==> flow/design.v <==
module cfa(
	input			clk,
	input			reset_n,
	input			bayer_format,
	input	[2:0]	i_video_syn,
	input	[7:0]	i_data_r0,
	input	[7:0]	i_data_r1,
	input	[7:0]	i_data_r2,
	output	[2:0]	o_video_syn,
	output	[23:0]	o_rgb_data
);
reg		[7:0]		r1_1,r1_2,r1_3;
reg		[7:0]		r2_1,r2_2,r2_3;
reg		[7:0]		r3_1,r3_2,r3_3;
always @(posedge clk or negedge reset_n)
	if(~reset_n)
		{r1_1,r1_2,r1_3}	<=	0;
	else
		{r1_1,r1_2,r1_3}	<=	{r1_2,r1_3,i_data_r0	};
always @(posedge clk or negedge reset_n)
	if(~reset_n)
		{r2_1,r2_2,r2_3}	<=	0;
	else
		{r2_1,r2_2,r2_3}	<=	{r2_2,r2_3,i_data_r1	};
always @(posedge clk or negedge reset_n)
	if(~reset_n)
		{r3_1,r3_2,r3_3}	<=	0;
	else
		{r3_1,r3_2,r3_3}	<=	{r3_2,r3_3,i_data_r2	};
reg					odd_pixel,odd_line;
reg		[3:0]		syn_v,syn_h,syn_d;
always @(posedge clk or negedge reset_n)
	if(~reset_n) begin
		syn_v	<=	0;
		syn_h	<=	0;
		syn_d	<=	0;
	end else begin
		syn_v	<=	{syn_v[3:0],	i_video_syn[2]};
		syn_d	<=	{syn_d[3:0],	i_video_syn[1]};
		syn_h	<=	{syn_h[3:0],	i_video_syn[0]};
	end
wire	syn_d_neg	=	(syn_d[2:1]	==	2'b10);
wire	syn_v_neg	=	(syn_d[2:1]	==	2'b10);
wire	syn_d_pos	=	(syn_d[2:1]	==	2'b01);
always @(posedge clk or negedge reset_n)
	if(~reset_n)
		odd_line	<=	1'b0;
	else if(syn_v[0]	)
		odd_line	<=	1'b1;
	else if(syn_d_neg	)
		odd_line	<=	~odd_line;
always @(posedge  clk or negedge reset_n)
	if(~reset_n)
		odd_pixel	<=	1'b0;
	else if(syn_d_pos)
		odd_pixel	<=	~bayer_format;
	else if(syn_d[2])
		odd_pixel	<=	~odd_pixel;
reg		[7:0]		r0,g0,b0;
wire	[9:0]		ss_sum_ff_0	=	r1_1 +r1_3 +r3_1+r3_3;
wire	[9:0]		ss_sum_ff_1 =	r2_1 +r2_3 +r1_2+r3_2;
wire	[8:0]		ss_sum_fg_0	=	r2_1	+	r2_3;
wire	[8:0]		ss_sum_fg_1	=	r1_2	+	r3_2;
always @(posedge clk)
	case({odd_line,odd_pixel})
		2'b11:begin
				r0		<=	r2_2;
				g0		<=	ss_sum_ff_1	>>	2;
				b0		<=	ss_sum_ff_0	>>	2;
			end
		2'b10:begin
				r0		<=	ss_sum_fg_0	>>	1;
				g0		<=	r2_2;
				b0		<=	ss_sum_fg_1	>>	1;		
			end
		2'b00:begin
				r0		<=	ss_sum_ff_0	>>	2;
				g0		<=	ss_sum_ff_1	>>	2;
				b0		<=	r2_2;
			end
		2'b01:begin
				r0		<=	ss_sum_fg_1	>>	1;
				g0		<=	r2_2;
				b0		<=	ss_sum_fg_0	>>	1;	
			end
	endcase
assign		o_video_syn		=	{syn_v[3],		syn_d[3],		syn_h[3]	};
assign		o_rgb_data		=	{r0,	g0,		b0							};
endmodule
-- Reports on cfa
Tool output for the design above, in the order of the flow.
Line numbers count from 1 in the design file above.
Cell names lack the library's common part.
Not given: -
- design top: cfa
- clock: clk
- library: sky130hd
- corner: tt_025C_1v80

-- Word level
Counts by Yosys on the flattened word-level netlist (proc, flatten, opt, wreduce; memories kept). Register bits leave out memories and registers merged into their read ports (data or address). Print and check cells are left out.
- output and inout port bits at 27
- elaborated cells: 45
- noted register bits after elaboration: 110
- muxes and demuxes: 7
- noted reductions and logical operators: 5
- bitwise operators at 3
- eq/ne operators at 5
- add/subtract/negate cells: 8
- operator list (kind ; number):
    8-bit parallel mux with 4-bit select ; 2
    8-bit by 8-bit adder with 9-bit output ; 4
    10-bit by 8-bit adder with 10-bit output ; 2
    9-bit by 8-bit adder with 10-bit output ; 2
    8-bit parallel mux with 2-bit select ; 1
    2-bit equality test with constant B ; 3
    2-bit by 1-bit equality test with 1-bit output with constant B ; 2
    2-bit nonzero test ; 2
    2-bit OR reduction ; 2
    1-bit 2-to-1 mux ; 4
    1-bit inverter ; 3
    2-bit logical NOT ; 1

-- Longest topological paths
Longest topological path by Yosys (ltp), each cell counted once; first at word level (registers and memories cut), then after technology mapping (sequential cells cut; the memories' decode and read muxes count).
- depth in word-level cells at 4
- ABC_AREA: 0
- noted mapped depth: 12
- depth with buffers taken out at 12

-- Netlist
Yosys stat after the flow's synthesis: flattened, memories mapped to cells. It holds for the ABC_AREA given above (unset counts as 0); a run with the other value may have another netlist.
The area totals of this step are shown rounded.
- noted sequential part of the area: 0.00263 sq mm
- noted mapped flip-flops: 110
- chip area (Yosys) at 0.00567 sq mm
- cell count at 520
- noted buffers: 19
- cells by type (cell type ; number ; area in all (sq um)):
    dfrtp_1 ; 86 ; 2.15E+03
    fa_1 ; 34 ; 680.653
    dfxtp_1 ; 24 ; 480.461
    ha_1 ; 32 ; 400.384
    inv_1 ; 87 ; 326.563
    a21oi_1 ; 30 ; 150.144
    o21ai_0 ; 25 ; 125.12
    nand2_1 ; 24 ; 90.086
    a222oi_1 ; 7 ; 70.067
    xnor2_1 ; 8 ; 70.067
    nor2_1 ; 17 ; 63.811
    a21o_1 ; 8 ; 60.058
    mux2i_1 ; 6 ; 60.058
    o31ai_1 ; 8 ; 60.058
    xor2_1 ; 6 ; 52.55
    clkbuf_1 ; 13 ; 48.797
    nand2b_1 ; 6 ; 37.536
    nor4_1 ; 6 ; 37.536
Other cell types: 45; their cells: 93.

-- Timing after synthesis
Path of least setup slack by OpenSTA after synthesis, without wires, with an ideal clock, recovery checks aside; 20% of the period is set as input and as output delay. Where synthesis merged equal registers, the netlist keeps one of their names.
- path kind: reg2reg
- start: register r1_1[1]
- end: register r0[7]
- clock period: 4710 ps
- arrival: 3044 ps
- setup slack: 1546 ps
- path buffers: 0
- launch time at the first pin: 0 ps
- driving pins on the path at 13
- delay of the path at 3164 ps
- synthesis period reached: 3164 ps
"delay of the path" is the arrival time less input delay plus setup time.
"driving pins on the path" counts driving pins, that of a launching flip-flop among them; a cell with two outputs on the path counts twice.
"synthesis period reached" is the clock period less the worst setup slack; recovery checks do not enter. This is arithmetic on one report: input and output delays are still those of the set period (20% each).
Between the ends stands the longest chain of elaborated cells between them, by number of cells; it is not shown to be the way that was timed. Of several equally long chains one is given.
Each line given opens the expression or statement behind the cell; cells for indexed reads and writes are added by Yosys, which also makes memories of some case tables.
A register here has more assigning lines than the two given.
- cells stage by stage: dfrtp_1 > inv_1 > fa_1 > inv_1 > fa_1 > nand2_1 > nor2_1 > fa_1 > a211oi_1 > o21bai_1 > a2111oi_2 > o31ai_1 > o31a_1
- length of the longest elaborated chain: 4
- RTL lines, path after synthesis (element ; line ; source):
    from (decl) ; 12 ; reg [7:0] r1_1,r1_2,r1_3;
    8-bit by 8-bit adder with 9-bit output ; 60 ; wire [9:0] ss_sum_ff_0 = r1_1 +r1_3 +r3_1+r3_3;
    9-bit by 8-bit adder with 10-bit output ; 60 ;
    10-bit by 8-bit adder with 10-bit output ; 60 ;
    8-bit parallel mux with 4-bit select ; 65 ; case({odd_line,odd_pixel})
    to (assign) ; 67 ; r0 <= r2_2;
    to (assign) ; 72 ; r0 <= ss_sum_fg_0 >> 1;
    to (decl) ; 59 ; reg [7:0] r0,g0,b0;

-- Worst path after layout
Path of least setup slack in the final report of job 2 (OpenROAD, finished layout, wires in). Where an end is a register, its clock arrival counts in the times.
The report prints the path's times to 10 ps; the period is as set.
- path kind: reg2reg
- start: register r1_1[1]
- end: register r0[3]
- path buffers: 1
- setup slack: 180 ps
- driving pins on the path at 14
- arrival: 3300 ps
- launch time at the first pin: 350 ps
- clock period: 3260 ps
Between the ends stands the longest chain of elaborated cells between them, by number of cells; it is not shown to be the way that was timed. Of several equally long chains one is given.
A register here has more assigning lines than the two given.
- cells stage by stage: dfrtp_1 > inv_2 > fa_1 > inv_2 > fa_2 > nand2_2 > nor2_2 > fa_2 > buf_4 > a21o_1 > a21oi_2 > xnor2_2 > a222oi_1 > a21oi_1
- length of the longest elaborated chain: 4
- RTL lines, path post-layout (element ; line ; source):
    from (decl) ; 12 ; reg [7:0] r1_1,r1_2,r1_3;
    8-bit by 8-bit adder with 9-bit output ; 60 ; wire [9:0] ss_sum_ff_0 = r1_1 +r1_3 +r3_1+r3_3;
    9-bit by 8-bit adder with 10-bit output ; 60 ;
    10-bit by 8-bit adder with 10-bit output ; 60 ;
    8-bit parallel mux with 4-bit select ; 65 ; case({odd_line,odd_pixel})
    to (assign) ; 67 ; r0 <= r2_2;
    to (assign) ; 72 ; r0 <= ss_sum_fg_0 >> 1;
    to (decl) ; 59 ; reg [7:0] r0,g0,b0;

==> results <==
Flow measurements of cfa on sky130hd: 2 stored runs with different settings, listed in no order. Input and output delays are each 20% of the period that was set; the output load is 0.01 pF.
"clock period achieved" means the clock period less the worst setup slack. The figure is calculated, with input and output delays left at 20% of the set period.
"time on the worst setup path" = time allowed to the worst setup path (clock period - input delay - output delay, where it has them) - its slack; a late launch clock adds to it, a late capture clock takes from it.
"overall power" rests on the timing tool's default activity at the inputs, not on a simulated workload.
"time on the worst setup path" is given in steps of 10 ps.
Values from the reports are rounded here.

Job 1

==> flow/run.sh <==
#!/bin/bash
# the make line also repeats the synthesis and layout settings of config.mk as NAME=value (left out here)
make -C /OpenROAD-flow-scripts/flow DESIGN_CONFIG=/design/flow/config.mk WORK_HOME=/design/flow/orfs CLKGATE_MAP_FILE= finish
==> flow/config.mk <==
export PLATFORM = sky130hd
export DESIGN_NAME = cfa
export DESIGN_NICKNAME = cfa
export VERILOG_FILES = /design/flow/design.v
export SDC_FILE = /design/flow/constraint.sdc
export NUM_CORES = 4
export LEC_CHECK = 0
export CAP_MARGIN = 25
export CELL_PAD_IN_SITES_DETAIL_PLACEMENT = 2
export CELL_PAD_IN_SITES_GLOBAL_PLACEMENT = 3
export CORE_ASPECT_RATIO = 1.21
export CORE_MARGIN = 8
export CORE_UTILIZATION = 57
export CTS_CLUSTER_DIAMETER = 294
export GPL_ROUTABILITY_DRIVEN = 1
export GPL_TIMING_DRIVEN = 1
export MAX_ROUTING_LAYER = met4
export PLACE_DENSITY = 0.94
export SLEW_MARGIN = 0
==> flow/constraint.sdc <==
create_clock -name core_clock -period 4.05 [get_ports {clk}]
set_input_delay 0.8100 -clock core_clock [delete_from_list [all_inputs] [get_ports {clk}]]
set_output_delay 0.8100 -clock core_clock [all_outputs]
set_load 0.01 [all_outputs]

Job 1: incomplete, placement halted on GPL-0301.

Job 2

==> flow/run.sh <==
#!/bin/bash
# the make line also repeats the synthesis and layout settings of config.mk as NAME=value (left out here)
make -C /OpenROAD-flow-scripts/flow DESIGN_CONFIG=/design/flow/config.mk WORK_HOME=/design/flow/orfs CLKGATE_MAP_FILE= finish
==> flow/config.mk <==
export PLATFORM = sky130hd
export DESIGN_NAME = cfa
export DESIGN_NICKNAME = cfa
export VERILOG_FILES = /design/flow/design.v
export SDC_FILE = /design/flow/constraint.sdc
export NUM_CORES = 4
export LEC_CHECK = 0
export CAP_MARGIN = 20
export CORE_MARGIN = 2
export CORE_UTILIZATION = 40
export SETUP_SLACK_MARGIN = 0.48
export SLEW_MARGIN = 20
==> flow/constraint.sdc <==
create_clock -name core_clock -period 3.26 [get_ports {clk}]
set_input_delay 0.6520 -clock core_clock [delete_from_list [all_inputs] [get_ports {clk}]]
set_output_delay 0.6520 -clock core_clock [all_outputs]
set_load 0.01 [all_outputs]

Measured in job 2:
- post-synthesis cell area: 0.00567 sq mm
- area inside the die boundary at 0.0151 sq mm
- noted the standard-cell area after layout: 0.0071 sq mm
- noted the final utilization: 51.2 %
- noted the worst setup slack after layout: 183 ps
- noted the setup total negative slack: 0 ps
- overall power: 4490 µW
- noted the clock period achieved: 3077 ps
- time on the worst setup path at 3080 ps
- worst setup path type: reg2reg
